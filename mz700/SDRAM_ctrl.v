==> flow/design.v <==
module SDRAM_ctrl(
	input clk,
	input RdReq,
	output RdGnt,
	input [21:0] Addr,
	output reg [15:0] RdData,
	output RdDataValid,
	input WrReq,
	output WrGnt,
	input [15:0] WrData,
	output SDRAM_CKE, SDRAM_WEn, SDRAM_CASn, SDRAM_RASn,
	output reg [12:0] SDRAM_A,
	output reg [1:0] SDRAM_BA,
	output reg [1:0] SDRAM_DQM = 2'b11,
	inout [15:0] SDRAM_DQ
);
assign SDRAM_CKE = 1'b1;
localparam [2:0] SDRAM_CMD_LOADMODE  = 3'b000;
localparam [2:0] SDRAM_CMD_REFRESH   = 3'b001;
localparam [2:0] SDRAM_CMD_PRECHARGE = 3'b010;
localparam [2:0] SDRAM_CMD_ACTIVE    = 3'b011;
localparam [2:0] SDRAM_CMD_WRITE     = 3'b100;
localparam [2:0] SDRAM_CMD_READ      = 3'b101;
localparam [2:0] SDRAM_CMD_NOP       = 3'b111;
reg [2:0] SDRAM_CMD = SDRAM_CMD_NOP;
assign {SDRAM_RASn, SDRAM_CASn, SDRAM_WEn} = SDRAM_CMD;
wire read_now  =  RdReq;   
wire write_now = ~RdReq & WrReq;   
reg [1:0] state=0;
reg ReadSelected=0;  always @(posedge clk) if(state==2'h0) ReadSelected <= read_now;
wire WriteSelected = ~ReadSelected;
wire ReadCycle = (state==2'h0) ? read_now : ReadSelected;
reg [21:0] AddrR=0;  always @(posedge clk) AddrR <= Addr;
wire SameRowAndBank = (Addr[19:8]==AddrR[19:8]);
assign RdGnt = (state==2'h0 &  read_now) | (state==2'h1 &  ReadSelected & RdReq & SameRowAndBank);
assign WrGnt = (state==2'h0 & write_now) | (state==2'h1 & WriteSelected & WrReq & SameRowAndBank);
always @(posedge clk)
case(state)
	2'h0: begin
		if(RdReq | WrReq) begin   
			SDRAM_CMD <= SDRAM_CMD_ACTIVE;   
			SDRAM_BA <= Addr[21:20];   
			SDRAM_A <= Addr[19:8];   
			SDRAM_DQM <= 2'b11;
			state <= 2'h1;
		end
		else
		begin
			SDRAM_CMD <= SDRAM_CMD_NOP;   
			SDRAM_BA <= 2'b00;
			SDRAM_A <= 0;
			SDRAM_DQM <= 2'b11;
			state <= 2'h0;
		end
	end
	2'h1: begin
		SDRAM_CMD <= ReadSelected ? SDRAM_CMD_READ : SDRAM_CMD_WRITE;
		SDRAM_BA <= AddrR[21:20];
		SDRAM_A[8:0] <= AddrR[7:0];   
		SDRAM_A[10] <= 1'b0;   
		SDRAM_DQM <= 2'b00;
		state <= (ReadSelected ? RdReq : WrReq) & SameRowAndBank ? 2'h1 : 2'h2;
	end
	2'h2: begin
		SDRAM_CMD <= SDRAM_CMD_PRECHARGE;   
		SDRAM_BA <= 2'b00;
		SDRAM_A <= 11'b100_0000_0000;   
		SDRAM_DQM <= 2'b11;
		state <= 2'h0;
	end
	2'h3: begin
		SDRAM_CMD <= SDRAM_CMD_NOP;
		SDRAM_BA <= 2'b00;
		SDRAM_A <= 0;
		SDRAM_DQM <= 2'b11;
		state <= 2'h0;
	end
endcase
localparam trl = 4;   
reg [trl-1:0] RdDataValidPipe;  always @(posedge clk) RdDataValidPipe <= {RdDataValidPipe[trl-2:0], state==2'h1 & ReadSelected};
assign RdDataValid = RdDataValidPipe[trl-1];
always @(posedge clk) RdData <= SDRAM_DQ;
reg SDRAM_DQ_OE = 1'b0;  always @(posedge clk) SDRAM_DQ_OE <= (state==2'h1) & WriteSelected;
reg [15:0] WrData1=0;  always @(posedge clk) WrData1 <= WrData;
reg [15:0] WrData2=0;  always @(posedge clk) WrData2 <= WrData1;
assign SDRAM_DQ = SDRAM_DQ_OE ? WrData2 : 16'hZZZZ;
endmodule
Step by step through the tools: SDRAM_ctrl
What the tools print for SDRAM_ctrl, step after step.
Lines are those of the file above, counted from 1.
Operators: Yosys type, input widths -> output width; for muxes data width and select width s.
Cell names lack the library's common part.
{"block": "setup", "top_module": "SDRAM_ctrl", "clock": "clk", "lib": "sky130hd", "corner": "tt_025C_1v80"}

Elaborated design
Source: Yosys, flattened and elaborated, memories not mapped. Widths are those after wreduce. Registers that Yosys merges into a memory's read port (data or address) are not register bits. Print and check cells do not count. Equal cells are merged and count once.
{"block": "word_totals", "register_bits": 98, "input_bits": 41, "out_inout_bits": 56, "elab_cells": 56}
{"block": "op_classes", "n_eq": 4, "mux": 19, "logic": 15, "reduce_logical": 5}
{"block": "ops", "cell": "$pmux 9 s3", "n": 1}
{"block": "ops", "cell": "$mux 16", "n": 1}
{"block": "ops", "cell": "$eq 12x12->1", "n": 1}
{"block": "ops", "cell": "$pmux 3 s4", "n": 1}
{"block": "ops", "cell": "$pmux 2 s3", "n": 2}
{"block": "ops", "cell": "$and 1x1->1", "n": 10}
{"block": "ops", "cell": "$mux 9", "n": 1}
{"block": "ops", "cell": "$pmux 2 s2", "n": 2}
{"block": "ops", "cell": "$mux 1", "n": 6}
{"block": "ops", "cell": "$eq 2x2->1 const B", "n": 2}
{"block": "ops", "cell": "$reduce_or 2->1", "n": 2}
{"block": "ops", "cell": "$mux 2", "n": 2}
{"block": "ops", "cell": "$or 1x1->1", "n": 3}
{"block": "ops", "cell": "$reduce_or 3->1", "n": 1}
{"block": "ops", "cell": "$pmux 1 s3", "n": 1}
{"block": "ops", "cell": "$mux 3", "n": 1}
{"block": "ops", "cell": "$not 1->1", "n": 2}
{"block": "ops", "cell": "$eq 2x1->1 const B", "n": 1}
{"block": "ops", "cell": "$logic_not 2->1", "n": 1}
{"block": "ops", "cell": "$reduce_bool 2->1", "n": 1}
{"block": "ops", "cell": "$pmux 1 s2", "n": 1}

Logic depth
Yosys ltp: most cells in a row. Word level: on the elaborated netlist, between registers, memories and ports. Mapped: between sequential cells and ports; inverters and the memories' decode and read muxes count.
{"block": "logic_depth", "ltp_word": 5, "abc_area": 0, "mapped_depth": 5}

Synthesis result
Source: synth_stat.txt of the flow (Yosys; design flattened, memories mapped). It holds for the ABC_AREA given above (unset counts as 0); a run with the other value may have another netlist.
{"block": "mapped", "cell_count": 152, "mapped_area_um2": 2347.3, "seq_area_um2": 1911.8, "ffs": 94}
{"block": "by_type", "type": "dfxtp_1", "n": 91}
{"block": "by_type", "type": "edfxtp_1", "n": 3}
{"block": "by_type", "type": "a22o_1", "n": 10}
{"block": "by_type", "type": "xnor2_1", "n": 8}
{"block": "by_type", "type": "xor2_1", "n": 4}
{"block": "by_type", "type": "buf_4", "n": 4}
{"block": "by_type", "type": "nor2_1", "n": 6}
{"block": "by_type", "type": "nor4_4", "n": 1}
{"block": "by_type", "type": "buf_2", "n": 3}
{"block": "by_type", "type": "nor3b_1", "n": 2}
{"block": "by_type", "type": "and2_1", "n": 2}
{"block": "by_type", "type": "nand4_1", "n": 2}
{"block": "by_type", "type": "a41o_2", "n": 1}
{"block": "by_type", "type": "mux2_2", "n": 1}
{"block": "by_type", "type": "a32o_1", "n": 1}
{"block": "by_type", "type": "nor3_2", "n": 1}
{"block": "by_type", "type": "and3b_1", "n": 1}
{"block": "by_type", "type": "nor4b_1", "n": 1}
Other cell types: 8; their cells: 10.

Timing after synthesis
Source: OpenSTA report_checks on the synthesized netlist (no wires, ideal clock, input and output delay 20% of the period each), path of least setup slack; recovery checks are left aside. Register names are those of the netlist, which keeps one name where synthesis merged equal registers.
{"block": "synth_path", "path_type": "input to output", "start": "in Addr[13]", "end": "out RdGnt", "period_ns": 1.74, "input_delay_ns": 0.348, "output_delay_ns": 0.348, "t_first_pin_ns": 0.348, "arrival_time_ns": 1.069, "path_slack_ns": 0.323, "path_delay_ns": 0.721, "stages": 3, "n_path_buf": 0, "synth_period_reached_ns": 1.417}
"path_delay_ns" is the arrival time less input delay plus setup time.
A path that ends at an output port has no setup time.
"stages": output pins that drive a net of the path, with the launching flip-flop's if there is one; two outputs of one cell count as two.
"synth_period_reached_ns" is the clock period less the worst setup slack; recovery checks do not enter. This is arithmetic on one report: input and output delays are still those of the set period (20% each).
The rows between start and end are the longest chain of elaborated cells between them; the timing report does not say that the signal goes this way. Where chains are equally long, one stands for them.
Each line given opens the expression or statement behind the cell; cells for indexed reads and writes are added by Yosys, which also makes memories of some case tables.
{"block": "synth_between", "cell_sequence": "xor2_1 nor4_4 a32o_1", "elab_chain_len": 3}
{"block": "synth_rtl", "item": "start, declared", "line": 5, "rtl": "input [21:0] Addr,"}
{"block": "synth_rtl", "item": "$eq 12x12->1", "line": 34, "rtl": "wire SameRowAndBank = (Addr[19:8]==AddrR[19:8]);"}
{"block": "synth_rtl", "item": "$and 1x1->1", "line": 35, "rtl": "assign RdGnt = (state==2'h0 &  read_now) | (state==2'h1 &  ReadSelected & RdReq & SameRowAndBank);"}
{"block": "synth_rtl", "item": "$or 1x1->1", "line": 35}
{"block": "synth_rtl", "item": "end, declared", "line": 4, "rtl": "output RdGnt,"}

Add stored flow runs of SDRAM_ctrl

Module SDRAM_ctrl, platform sky130hd: 2 stored runs of the flow (Yosys, OpenROAD) with differing settings, in no particular order. Input and output delays are each 20% of the period that was set; the output load is 0.01 pF.

{"run": "run 1", "settings": { "period_ns": 1.62, "CORE_UTILIZATION": 60, "PLACE_DENSITY_LB_ADDON": 0.21, "CORE_ASPECT_RATIO": 0.78, "CORE_MARGIN": 4, "CELL_PAD_IN_SITES_DETAIL_PLACEMENT": 1, "TNS_END_PERCENT": 50, "GPL_ROUTABILITY_DRIVEN": 1, "CTS_CLUSTER_DIAMETER": 108, "SLEW_MARGIN": 35, "CAP_MARGIN": 20 }, "outcome": "did not finish, placement stopped with DPL-0033"}
{"run": "run 2", "settings": { "period_ns": 0.956, "CORE_UTILIZATION": 62, "PLACE_DENSITY_LB_ADDON": 0.26, "CORE_ASPECT_RATIO": 1.73, "CELL_PAD_IN_SITES_DETAIL_PLACEMENT": 0, "CTS_CLUSTER_DIAMETER": 387, "SLEW_MARGIN": 10, "CAP_MARGIN": 20, "CORE_MARGIN": 2 }, "outcome": "did not finish, clock tree synthesis stopped with DPL-0038"}
